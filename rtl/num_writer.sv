==> flow/design.v <==
module debounce(input logic clk, pb, output logic pb_debounced);
   parameter CLKFREQ = 10000000;     
   parameter DEBOUNCE_MS = 10;   
   parameter CTRBITS = $clog2(DEBOUNCE_MS*CLKFREQ/1000);
   logic pb_q1, pb_q2, pb_edge, carry;
   logic [CTRBITS:0] count;   
   assign carry = count[CTRBITS];
   always_ff @(posedge clk)
     begin
	pb_q1 <= pb;
	pb_q2 <= pb_q1;
	if (carry) pb_debounced <= pb_q2;
     end
   assign pb_edge = pb_q1 ^ pb_q2;   
   always_ff @(posedge clk)
     if (pb_edge) count <= '0;
     else if (!carry) count <= count + 1;
endmodule  
module digit_ctr (input logic clk, rst, enb_digit_ctr,
		  output logic [3:0] digit_ct);
   logic 			     digit_ctr_done;
   assign digit_ctr_done = (digit_ct == 9);
   always_ff @(posedge clk)
     if (rst) digit_ct <= 0;
     else if (enb_digit_ctr)
       begin
         if (digit_ctr_done) digit_ct <= 0;
         else digit_ct <= digit_ct + 1;
       end
endmodule  
module digit_generator (input logic [3:0] num,
			input logic [2:0]   numcol_index, num_color,
			output logic [31:0] col_out);
   logic [31:0] 			    col_out_white;
   assign col_out = col_out_white & { 8 {{1'b0, num_color}} };
   always_comb
      case (num)       
	4'd0: begin
	   case (numcol_index)
	     3'd0 : col_out_white = 32'h0ffffff0;
	     3'd1 : col_out_white = 32'hf000000f;
	     3'd2 : col_out_white = 32'hf000000f;	     
	     3'd3 : col_out_white = 32'hf000000f;
	     3'd4 : col_out_white = 32'h0ffffff0;	     
	     3'd5 : col_out_white = 32'h00000000;
	     default : col_out_white = 32'h10100101;  
	   endcase  
	end
	4'd1: begin
	   case (numcol_index)
	     3'd0 : col_out_white = 32'h00000000;
	     3'd1 : col_out_white = 32'hf00000f0;
	     3'd2 : col_out_white = 32'hffffffff;	     
	     3'd3 : col_out_white = 32'hf0000000;
	     3'd4 : col_out_white = 32'h00000000;
	     3'd5 : col_out_white = 32'h00000000;
	     default : col_out_white = 32'h10100101;  
	   endcase  
	end
	4'd2: begin
	   case (numcol_index)
	     3'd0 : col_out_white = 32'hff0000f0;
	     3'd1 : col_out_white = 32'hf0f0000f;
	     3'd2 : col_out_white = 32'hf00f000f;
	     3'd3 : col_out_white = 32'hf000f00f;
	     3'd4 : col_out_white = 32'hf0000ff0;
	     3'd5 : col_out_white = 32'h00000000;
	     default : col_out_white = 32'h10100101;  
	   endcase  
	end
	4'd3: begin
	   case (numcol_index)
	     3'd0 : col_out_white = 32'h0f0000f0;
	     3'd1 : col_out_white = 32'hf000000f;
	     3'd2 : col_out_white = 32'hf000f00f;	     
	     3'd3 : col_out_white = 32'hf000f00f;
	     3'd4 : col_out_white = 32'h0fff0ff0;
	     3'd5 : col_out_white = 32'h00000000;
	     default : col_out_white = 32'h10100101;  
	   endcase  
	end
	4'd4: begin
	   case (numcol_index)
	     3'd0 : col_out_white = 32'h0000ffff;
	     3'd1 : col_out_white = 32'h0000f000;
	     3'd2 : col_out_white = 32'h0000f000;	     
	     3'd3 : col_out_white = 32'h0000f000;
	     3'd4 : col_out_white = 32'hffffffff;
	     3'd5 : col_out_white = 32'h00000000;
	     default : col_out_white = 32'h10100101;  
	   endcase  
	end
	4'd5: begin
	   case (numcol_index)
	     3'd0 : col_out_white = 32'h0f00ffff;
	     3'd1 : col_out_white = 32'hf000f00f;
	     3'd2 : col_out_white = 32'hf000f00f;
	     3'd3 : col_out_white = 32'hf000f00f;
	     3'd4 : col_out_white = 32'h0fff000f;
	     3'd5 : col_out_white = 32'h00000000;
	     default : col_out_white = 32'h10100101;  
	   endcase  
	end
	4'd6: begin
	   case (numcol_index)
	     3'd0 : col_out_white = 32'h0ffff000;
	     3'd1 : col_out_white = 32'hf000ff00;
	     3'd2 : col_out_white = 32'hf000f0f0;	     
	     3'd3 : col_out_white = 32'hf000f00f;
	     3'd4 : col_out_white = 32'h0fff0000;
	     3'd5 : col_out_white = 32'h00000000;
	     default : col_out_white = 32'h10100101;  
	   endcase  
	end
	4'd7: begin
	   case (numcol_index)
	     3'd0 : col_out_white = 32'h0000000f;
	     3'd1 : col_out_white = 32'hff00000f;
	     3'd2 : col_out_white = 32'h00ff000f;	     
	     3'd3 : col_out_white = 32'h0000ff0f;
	     3'd4 : col_out_white = 32'h000000ff;
	     3'd5 : col_out_white = 32'h00000000;
	     default : col_out_white = 32'h10100101;  
	   endcase  
	end
	4'd8: begin
	   case (numcol_index)
	     3'd0 : col_out_white = 32'h0fff0ff0;
	     3'd1 : col_out_white = 32'hf000f00f;
	     3'd2 : col_out_white = 32'hf000f00f;	     
	     3'd3 : col_out_white = 32'hf000f00f;
	     3'd4 : col_out_white = 32'h0fff0ff0;
	     3'd5 : col_out_white = 32'h00000000;
	     default : col_out_white = 32'h10100101;  
	   endcase  
	end
	4'd9: begin
	   case (numcol_index)
	     3'd0 : col_out_white = 32'h00000ff0;
	     3'd1 : col_out_white = 32'h0000f00f;
	     3'd2 : col_out_white = 32'h0000f00f;	     
	     3'd3 : col_out_white = 32'h0000f00f;
	     3'd4 : col_out_white = 32'hfffffff0;
	     3'd5 : col_out_white = 32'h00000000;
	     default : col_out_white = 32'h10100101;  
	   endcase  
	end
	default: begin
	   case (numcol_index)       
	     3'd0 : col_out_white = 32'h40404040;
	     3'd1 : col_out_white = 32'hf0202020;
	     3'd2 : col_out_white = 32'h40404040;
	     3'd3 : col_out_white = 32'h02020202;
	     3'd4 : col_out_white = 32'h40404040;
	     3'd5 : col_out_white = 32'h02020202;
	     default : col_out_white = 32'h10100101;  
	   endcase  
	end
      endcase  
endmodule  
module num_writer (input logic clk, rst, nextbtn,
           input logic [2:0] num_color,
		   output logic numcol_we,
		   output logic [31:0] numcol_out,
		   output logic [9:0] numcol_addr,
		   output logic [3:0] digit);
   parameter NUMCOL_OFFSET = 172;
   logic 			      nextbtn_db, nextbtn_pulse, enb_digit_ctr;
   logic 			      clr_numcol_ctr, enb_numcol_ctr, numcol_done;
   logic [3:0] 			      digit_ct;
   logic [2:0] 			      numcol_ct;
   debounce U_DB (.clk, .pb(nextbtn), .pb_debounced(nextbtn_db));
   single_pulser U_SP (.clk, .din(nextbtn_db), .d_pulse(nextbtn_pulse));
   num_writer_fsm U_NWFSM (.clk, .rst, .nextbtn_pulse, .numcol_done,
                  .clr_numcol_ctr, .enb_numcol_ctr, .numcol_we);
   digit_ctr U_DGCTR (.clk, .rst, .enb_digit_ctr(nextbtn_pulse), .digit_ct);
   numcol_ctr U_NCCTR (.clk, .rst, .clr_numcol_ctr, .enb_numcol_ctr, .numcol_ct, .numcol_ctr_done(numcol_done));
   digit_generator U_DG (.num(digit_ct), .num_color, .numcol_index(numcol_ct), .col_out(numcol_out));
   assign numcol_addr = NUMCOL_OFFSET + numcol_ct;
   assign digit = digit_ct;   
endmodule  
module num_writer_fsm (input logic clk, rst, nextbtn_pulse, numcol_done,
		       output logic clr_numcol_ctr, enb_numcol_ctr,
                       output logic [3:0] numcol_we);  
   enum logic {PBWAIT, WRCOLS} state, next;
   always_ff @(posedge clk)
     if (rst) state <= WRCOLS;   
     else state <= next;
   always_comb
     begin
	clr_numcol_ctr = 0;
	enb_numcol_ctr = 0;
	numcol_we = 0;
	next = PBWAIT;
	case (state) 
	  PBWAIT: begin
	     clr_numcol_ctr = 1;
	     if (nextbtn_pulse) next = WRCOLS;
	     else next = PBWAIT;
	  end
	  WRCOLS: begin
	     enb_numcol_ctr = 1;
	     numcol_we = 4'b1111;  
	     if (numcol_done) next = PBWAIT;
	     else next = WRCOLS;
	  end
	endcase  
     end
endmodule  
module numcol_ctr (input logic clk, rst, clr_numcol_ctr, enb_numcol_ctr,
		   output logic [2:0] numcol_ct,
		   output logic       numcol_ctr_done);
   assign numcol_ctr_done = (numcol_ct == 5);
   always_ff @(posedge clk)
     if (rst || clr_numcol_ctr) numcol_ct <= 0;
     else if (enb_numcol_ctr) numcol_ct <= numcol_ct + 1;
endmodule  
module single_pulser(input logic clk, din, output logic d_pulse);
   logic dq1, dq2;
   always_ff @(posedge clk)
     begin
	   dq1 <= din;
	   dq2 <= dq1;
     end
   assign d_pulse = dq1 & ~dq2;
endmodule  
# == Reports on num_writer ==
# What the tools print for num_writer, step after step.
# Lines are those of the file above, counted from 1.
# Operators: Yosys type, input widths -> output width; for muxes data width and select width s.
# The mark - stands for no value.
# inputs
top_module,num_writer
clk_port,clk
lib,sky130hd
lib_corner,tt_025C_1v80

# == After elaboration ==
# Source: Yosys, flattened and elaborated, memories not mapped. Widths are those after wreduce. Registers that Yosys merges into a memory's read port (data or address) are not register bits. Print and check cells do not count.
# op_classes
n_addsub,4
equal,14
mux,20
logic,5
reduce_logical,9
# op_table
operator,count
$pmux 32 s6,3
$pmux 32 s4,4
$pmux 32 s10,1
$pmux 32 s3,3
$pmux 32 s5,1
$and 32x31->32,1
$add 18x1->18 const B,1
$mux 18,1
$eq 4x3->1 const B,4
$reduce_or 3->1,3
$add 8x3->9 const A,1
$eq 4x2->1 const B,2
$eq 4x4->1 const B,2
$pmux 1 s2,4
$reduce_or 2->1,3
$eq 3x2->1 const B,2
$eq 3x3->1 const B,2
$add 4x1->4 const B,1
$eq 4x1->1 const B,1
$logic_not 4->1,1
$mux 4,1
$add 3x1->3 const B,1
$eq 3x1->1 const B,1
$logic_not 3->1,1
$not 1->1,2
$mux 1,2
$and 1x1->1,1
$xor 1x1->1,1
$logic_or 1x1->1,1
# word_totals
register_bits,31
inputBits,6
out_inout_bits,47
elab_cells,62

# == Longest topological paths ==
# Yosys ltp: most cells in a row. Word level: on the elaborated netlist, between registers, memories and ports. Mapped: between sequential cells and ports; inverters and the memories' decode and read muxes count.
# logic_depth
ltp_word,5
abc_area,0
mapped_depth,9
depth_no_buf,7

# == Mapped cells and area ==
# The flow's flattened synthesis, as Yosys stat reports it; memories are mapped. The netlist is that of the ABC_AREA named above (0 if unset); the other value can give another one.
# types
cell,count,type_area_um2
sky130_fd_sc_hd__dfxtp_1,30,600.576
sky130_fd_sc_hd__nor2_1,61,228.97
sky130_fd_sc_hd__xor2_1,14,122.618
sky130_fd_sc_hd__buf_4,16,120.115
sky130_fd_sc_hd__ha_1,8,100.096
sky130_fd_sc_hd__nor2b_1,15,93.84
sky130_fd_sc_hd__nand2_1,22,82.579
sky130_fd_sc_hd__a21oi_1,16,80.077
sky130_fd_sc_hd__buf_2,14,70.067
sky130_fd_sc_hd__nor3_1,14,70.067
sky130_fd_sc_hd__o21ai_0,13,65.062
sky130_fd_sc_hd__nand3_1,12,60.058
sky130_fd_sc_hd__o211ai_1,7,52.55
sky130_fd_sc_hd__xnor2_1,6,52.55
sky130_fd_sc_hd__o21a_1,6,45.043
sky130_fd_sc_hd__nand2b_1,7,43.792
sky130_fd_sc_hd__nor4_1,7,43.792
sky130_fd_sc_hd__nor3b_1,5,37.536
# Other cell types: 43; their cells: 86.
# synth_totals
stdcells,359
synth_area_um2,2651.3
seqArea_um2,630.6
ffs,31
buffers,39
# By module: a second synthesis without flattening, with its own total; a netlist apart from the flattened one above.
# hier_totals
hier_cells,364
hier_area_um2,2725.1
# Rows give one instance, submodules left out.
# modules
module,n_inst,cells,mod_area_um2,mod_seq_area_um2
digit_generator,1,211,1261.2,0.0
debounce,1,100,945.9,430.4
digit_ctr,1,18,178.9,80.1
numcol_ctr,1,15,152.6,60.1
num_writer_fsm,1,8,76.3,20.0
num_writer,1,9,56.3,0.0
single_pulser,1,3,53.8,40.0

# == Worst setup path after synthesis ==
# OpenSTA on the mapped netlist: ideal clock, no wires. The path of least setup slack (recovery checks aside). Input and output delay are each 20% of the period. Register names are those of the netlist, which keeps one name where synthesis merged equal registers.
# synth_path
path_kind,flip-flop to output port
from,register U_NCCTR.numcol_ct[2]
to,output numcol_out[28]
period_ns,4.2
output_delay_ns,0.840
launch_ns,0.000
t_arrival_ns,2.107
required_time_ns,3.360
slack_ns,1.253
path_delay_ns,2.107
driving_pins,8
n_path_buf,2
period_less_setup_slack_ns,2.947
# "path_delay_ns" is the arrival time less input delay plus setup time.
# A path that ends at an output port has no setup time.
# "driving_pins": output pins that drive a net of the path, with the launching flip-flop's if there is one; two outputs of one cell count as two.
# "period_less_setup_slack_ns" is the clock period less the worst setup slack; recovery checks do not enter. This is arithmetic on one report: input and output delays are still those of the set period (20% each).
# The rows between start and end are the longest chain of elaborated cells between them; the timing report does not say that the signal goes this way. Where chains are equally long, one stands for them.
# A line is the first line of the expression or statement that the cell stems from. Yosys adds cells for indexed reads and writes and turns some case tables into memories.
# synth_between
cell_sequence,sky130_fd_sc_hd__dfxtp_1 > sky130_fd_sc_hd__buf_2 > sky130_fd_sc_hd__inv_1 > sky130_fd_sc_hd__ha_1 > sky130_fd_sc_hd__clkbuf_1 > sky130_fd_sc_hd__or4_1 > sky130_fd_sc_hd__o211a_1 > sky130_fd_sc_hd__o311a_1
elab_chain_cells,5
cells_between,25
cone_classes,eq/ne (5); mux (12); logic (1); reduce/logical (7)
# synth_lines
item,line,text
"start, declared",211,"output logic [2:0] numcol_ct,"
"start, assigned",215,if (rst || clr_numcol_ctr) numcol_ct <= 0;
"start, assigned",216,else if (enb_numcol_ctr) numcol_ct <= numcol_ct + 1;
$eq 3x3->1,149,case (numcol_index)
$reduce_or 2->1,-,
$pmux 32 s3,149,
$pmux 32 s10,37,case (num)
$and 32x31->32,35,"assign col_out = col_out_white & { 8 {{1'b0, num_color}} };"
"end, declared",164,"output logic [31:0] numcol_out,"
# Some nets on the timed path still bear RTL names; the line given drives or declares the net.
# synth_nets
signal,line,text
numcol_addr[2],179,assign numcol_addr = NUMCOL_OFFSET + numcol_ct;

# == Timing after layout ==
# Path of least setup slack in the final report of entry A (OpenROAD, finished layout, wires in). Where an end is a register, its clock arrival counts in the times.
# layout_path
path_kind,flip-flop to output port
from,register U_NCCTR.numcol_ct[0]
to,output numcol_out[28]
period_ns,1.95
output_delay_ns,0.39
launch_ns,0.28
t_arrival_ns,2.37
required_time_ns,1.56
slack_ns,-0.81
driving_pins,8
n_path_buf,2
# The rows between start and end are the longest chain of elaborated cells between them; the timing report does not say that the signal goes this way. Where chains are equally long, one stands for them.
# layout_between
cell_sequence,sky130_fd_sc_hd__dfxtp_4 > sky130_fd_sc_hd__buf_6 > sky130_fd_sc_hd__ha_4 > sky130_fd_sc_hd__o21ba_4 > sky130_fd_sc_hd__or4_1 > sky130_fd_sc_hd__o211a_1 > sky130_fd_sc_hd__o311a_1 > sky130_fd_sc_hd__buf_2
elab_chain_cells,5
cells_between,25
cone_classes,eq/ne (5); mux (12); logic (1); reduce/logical (7)
# layout_lines
item,line,text
"start, declared",211,"output logic [2:0] numcol_ct,"
"start, assigned",215,if (rst || clr_numcol_ctr) numcol_ct <= 0;
"start, assigned",216,else if (enb_numcol_ctr) numcol_ct <= numcol_ct + 1;
$eq 3x3->1,149,case (numcol_index)
$reduce_or 2->1,-,
$pmux 32 s3,149,
$pmux 32 s10,37,case (num)
$and 32x31->32,35,"assign col_out = col_out_white & { 8 {{1'b0, num_color}} };"
"end, declared",164,"output logic [31:0] numcol_out,"

# Flow measurements of num_writer on sky130hd: 2 stored runs with different settings, listed in no order. Input and output delays are each 20% of the period that was set; the output load is 0.01 pF.
# "achievedPeriod_ns" is the run's clock period less its worst setup slack. It is reckoned from that one timing run; input and output delays stay at 20% of the period that was set.
# "timing.worst_path_ns" is the time allowed to the run's worst setup path (the clock period less input and output delay, where it has them) less its slack. Clock arrival times count: a late capture clock shortens it, a late launch clock lengthens it.
# "total_power_mw" is the tool's figure for a default switching activity; nothing was simulated.
# Among the settings, n/a means not set for that run.
# Among the results, n/a means that no value is shown for the run.
run,period_ns,CORE_UTILIZATION,PLACE_DENSITY,CORE_ASPECT_RATIO,ABC_AREA,GPL_TIMING_DRIVEN,CTS_CLUSTER_DIAMETER,SLEW_MARGIN,CAP_MARGIN,CORE_MARGIN,CELL_PAD_IN_SITES_DETAIL_PLACEMENT,TNS_END_PERCENT,GPL_ROUTABILITY_DRIVEN,post_synth_area_um2,design_die_area_um2,finalCellArea_um2,finish.utilization_pct,fin_ws_ns,setupTns_ns,ws_hold_ns,total_power_mw,achievedPeriod_ns,timing.worst_path_ns,worstPathKind
entry A,1.95,42,0.61,0.64,0,1,320,0,20,2,n/a,n/a,n/a,2651.3,6980.0,4379.2,70.8,-0.808,-14.964,0.346,2.222,2.758,2.37,flip-flop to output port
entry B,2.64,40,0.35,0.66,1,n/a,274,10,20,2,2,100,0,n/a,n/a,n/a,n/a,n/a,n/a,n/a,n/a,n/a,n/a,n/a
# Entry B: stopped before the end: placement reported DPL-0033
