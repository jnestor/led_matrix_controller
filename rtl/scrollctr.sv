==> flow/design.v <==
module scrollctr (input logic clk, rst, scrollct_clr, scrollct_enb,
                output logic [9:0] scrollct,
                output logic scrollct_done);
   parameter MAX_SCROLL_COL=450;
   assign scrollct_done = (scrollct == MAX_SCROLL_COL);
   always_ff @(posedge clk)
     if (rst || scrollct_clr || scrollct_done) scrollct <= 0;
     else if (scrollct_enb) scrollct <= scrollct + 1;
     else scrollct <= scrollct;
endmodule  
# --- From RTL to reports: scrollctr ---
# Tool output for the design above, in the order of the flow.
# Lines are those of the file above, counted from 1.
# Operators carry their Yosys type and port widths (W data, S select, Z words).
# Cell names lack the library's common part.
design:
  design: "scrollctr"
  clk_port: "clk"
  cell_library: "sky130hd"
  pvt_corner: "tt_025C_1v80"

# --- After elaboration ---
# Yosys after proc, flatten, opt, wreduce and memory -nomap, before mapping. Enables and synchronous resets that opt folds into registers are not counted as muxes. Memory bits, and registers merged into a memory's read port (data or address), are not among the register bits. Print and check cells are not counted. Equal cells are merged and count once.
bits:
  regBits: 10
  input_bits: 4
  output_inout_bits: 11
  wordCells: 5
classes:
  add_sub_neg: 1
  eq_ne: 1
  n_reduce_logical: 2
op_table:
  columns: ["operator", "n"]
  rows:
  - ["$add A10 B1 Y10 const B", 1]
  - ["$eq A10 B9 Y1 const B", 1]
  - ["$logic_or A1 B1 Y1", 2]

# --- Logic depth ---
# Longest topological path by Yosys (ltp), each cell counted once; first at word level (registers and memories cut), then after technology mapping (sequential cells cut; the memories' decode and read muxes count).
logic_depth:
  depth_word: 2
  abc_area: 0
  depth_mapped: 6
  mapped_depth_nobuf: 6

# --- Netlist ---
# Source: synth_stat.txt of the flow (Yosys; design flattened, memories mapped). It holds for the ABC_AREA given above (unset counts as 0); a run with the other value may have another netlist.
synth_totals:
  stdcells: 56
  yosys_area_um2: 525.5
  seqArea_um2: 200.2
  flip_flops: 10
  buffers: 1
types:
  columns: ["cell", "n", "area_total_um2"]
  rows:
  - ["dfxtp_1", 10, 200.192]
  - ["nor2_1", 13, 48.797]
  - ["xnor2_1", 5, 43.792]
  - ["nor3_2", 3, 30.029]
  - ["xor2_1", 3, 26.275]
  - ["ha_1", 2, 25.024]
  - ["nand4_4", 1, 21.27]
  - ["nand2_1", 5, 18.768]
  - ["o21ai_4", 1, 16.266]
  - ["nor4b_2", 1, 15.014]
  - ["nor2_4", 1, 11.261]
  - ["nand3_1", 2, 10.01]
  - ["nand3_2", 1, 10.01]
  - ["a311oi_1", 1, 8.758]
  - ["a211oi_1", 1, 7.507]
  - ["inv_1", 2, 7.507]
  - ["nand3b_1", 1, 7.507]
  - ["nand2_2", 1, 6.256]
# Other cell types: 2; their cells: 2.

# --- Timing after synthesis ---
# OpenSTA on the mapped netlist: ideal clock, no wires. The path of least setup slack (recovery checks aside). Input and output delay are each 20% of the period. Register names are those of the netlist, which keeps one name where synthesis merged equal registers.
synth_path:
  kind: "register to output"
  from: "reg scrollct[1]"
  to: "out scrollct_done"
  clock_period_ns: 1.69
  output_delay_ns: 0.338
  t_first_pin_ns: 0.000
  arrival_time_ns: 1.136
  required_time_ns: 1.352
  slack_ns: 0.216
  delay_ns: 1.136
  stages: 5
  n_path_buf: 0
  synth_period_reached_ns: 1.474
# "delay_ns" is the arrival time less input delay plus setup time.
# At an output port there is no setup time.
# "stages": output pins that drive a net of the path, with the launching flip-flop's if there is one; two outputs of one cell count as two.
# "synth_period_reached_ns" = period - worst setup slack (recovery checks aside). The figure is calculated, with input and output delays left at 20% of the set period.
# The rows between start and end are the longest chain of elaborated cells between them; the timing report does not say that the signal goes this way. Where chains are equally long, one stands for them.
# A line is the first line of the expression or statement that the cell stems from. Yosys adds cells for indexed reads and writes and turns some case tables into memories.
# A register here has more assigning lines than the two given.
synth_via:
  cell_sequence: "dfxtp_1 -> ha_1 -> nor4b_2 -> nand2_2 -> nor2_1"
  elab_chain_len: 1
  cone_cells: 1
  cone_lines: 1
  cone_classes: "1 x eq/ne"
synth_rtl:
  columns: ["item", "line_no", "text"]
  rows:
  - ["start: declaration", 2, "output logic [9:0] scrollct,"]
  - ["start: assignment", 8, "else if (scrollct_enb) scrollct <= scrollct + 1;"]
  - ["start: assignment", 9, "else scrollct <= scrollct;"]
  - ["$eq A10 B9 Y1", 5, "assign scrollct_done = (scrollct == MAX_SCROLL_COL);"]
  - ["end: declaration", 3, "output logic scrollct_done);"]

Appendix: runs

scrollctr on sky130hd: 2 stored runs with different settings, listed in no order. Input and output delays are each 20% of the period that was set; the output load is 0.01 pF.

--- record 1 ---
==> flow/run.sh <==
#!/bin/bash
# the make line also repeats the synthesis and layout settings of config.mk as NAME=value (left out here)
make -C /OpenROAD-flow-scripts/flow DESIGN_CONFIG=/design/flow/config.mk WORK_HOME=/design/flow/orfs CLKGATE_MAP_FILE= finish
==> flow/config.mk <==
export PLATFORM = sky130hd
export DESIGN_NAME = scrollctr
export DESIGN_NICKNAME = scrollctr
export VERILOG_FILES = /design/flow/design.v
export SDC_FILE = /design/flow/constraint.sdc
export NUM_CORES = 4
export LEC_CHECK = 0
export ABC_AREA = 0
export CAP_MARGIN = 20
export CELL_PAD_IN_SITES_DETAIL_PLACEMENT = 2
export CORE_ASPECT_RATIO = 1.71
export CORE_MARGIN = 5
export CORE_UTILIZATION = 62
export CTS_CLUSTER_SIZE = 72
export GPL_ROUTABILITY_DRIVEN = 1
export MAX_ROUTING_LAYER = met5
export PLACE_DENSITY_LB_ADDON = 0.15
export SETUP_SLACK_MARGIN = 0.06
export SLEW_MARGIN = 20
==> flow/constraint.sdc <==
create_clock -name core_clock -period 1.31 [get_ports {clk}]
set_input_delay 0.2620 -clock core_clock [delete_from_list [all_inputs] [get_ports {clk}]]
set_output_delay 0.2620 -clock core_clock [all_outputs]
set_load 0.01 [all_outputs]

==> results, as YAML <==
outcome: "no final report: floorplanning broke off with PDN-0185"

--- record 2 ---
==> flow/run.sh <==
#!/bin/bash
# the make line also repeats the synthesis and layout settings of config.mk as NAME=value (left out here)
make -C /OpenROAD-flow-scripts/flow DESIGN_CONFIG=/design/flow/config.mk WORK_HOME=/design/flow/orfs CLKGATE_MAP_FILE= finish
==> flow/config.mk <==
export PLATFORM = sky130hd
export DESIGN_NAME = scrollctr
export DESIGN_NICKNAME = scrollctr
export VERILOG_FILES = /design/flow/design.v
export SDC_FILE = /design/flow/constraint.sdc
export NUM_CORES = 4
export LEC_CHECK = 0
export CAP_MARGIN = 20
export CELL_PAD_IN_SITES_DETAIL_PLACEMENT = 1
export CELL_PAD_IN_SITES_GLOBAL_PLACEMENT = 0
export CORE_MARGIN = 2
export CORE_UTILIZATION = 72
export CTS_CLUSTER_SIZE = 15
export SLEW_MARGIN = 25
==> flow/constraint.sdc <==
create_clock -name core_clock -period 2.27 [get_ports {clk}]
set_input_delay 0.4540 -clock core_clock [delete_from_list [all_inputs] [get_ports {clk}]]
set_output_delay 0.4540 -clock core_clock [all_outputs]
set_load 0.01 [all_outputs]

==> results, as YAML <==
outcome: "no final report: floorplanning broke off with PDN-0185"
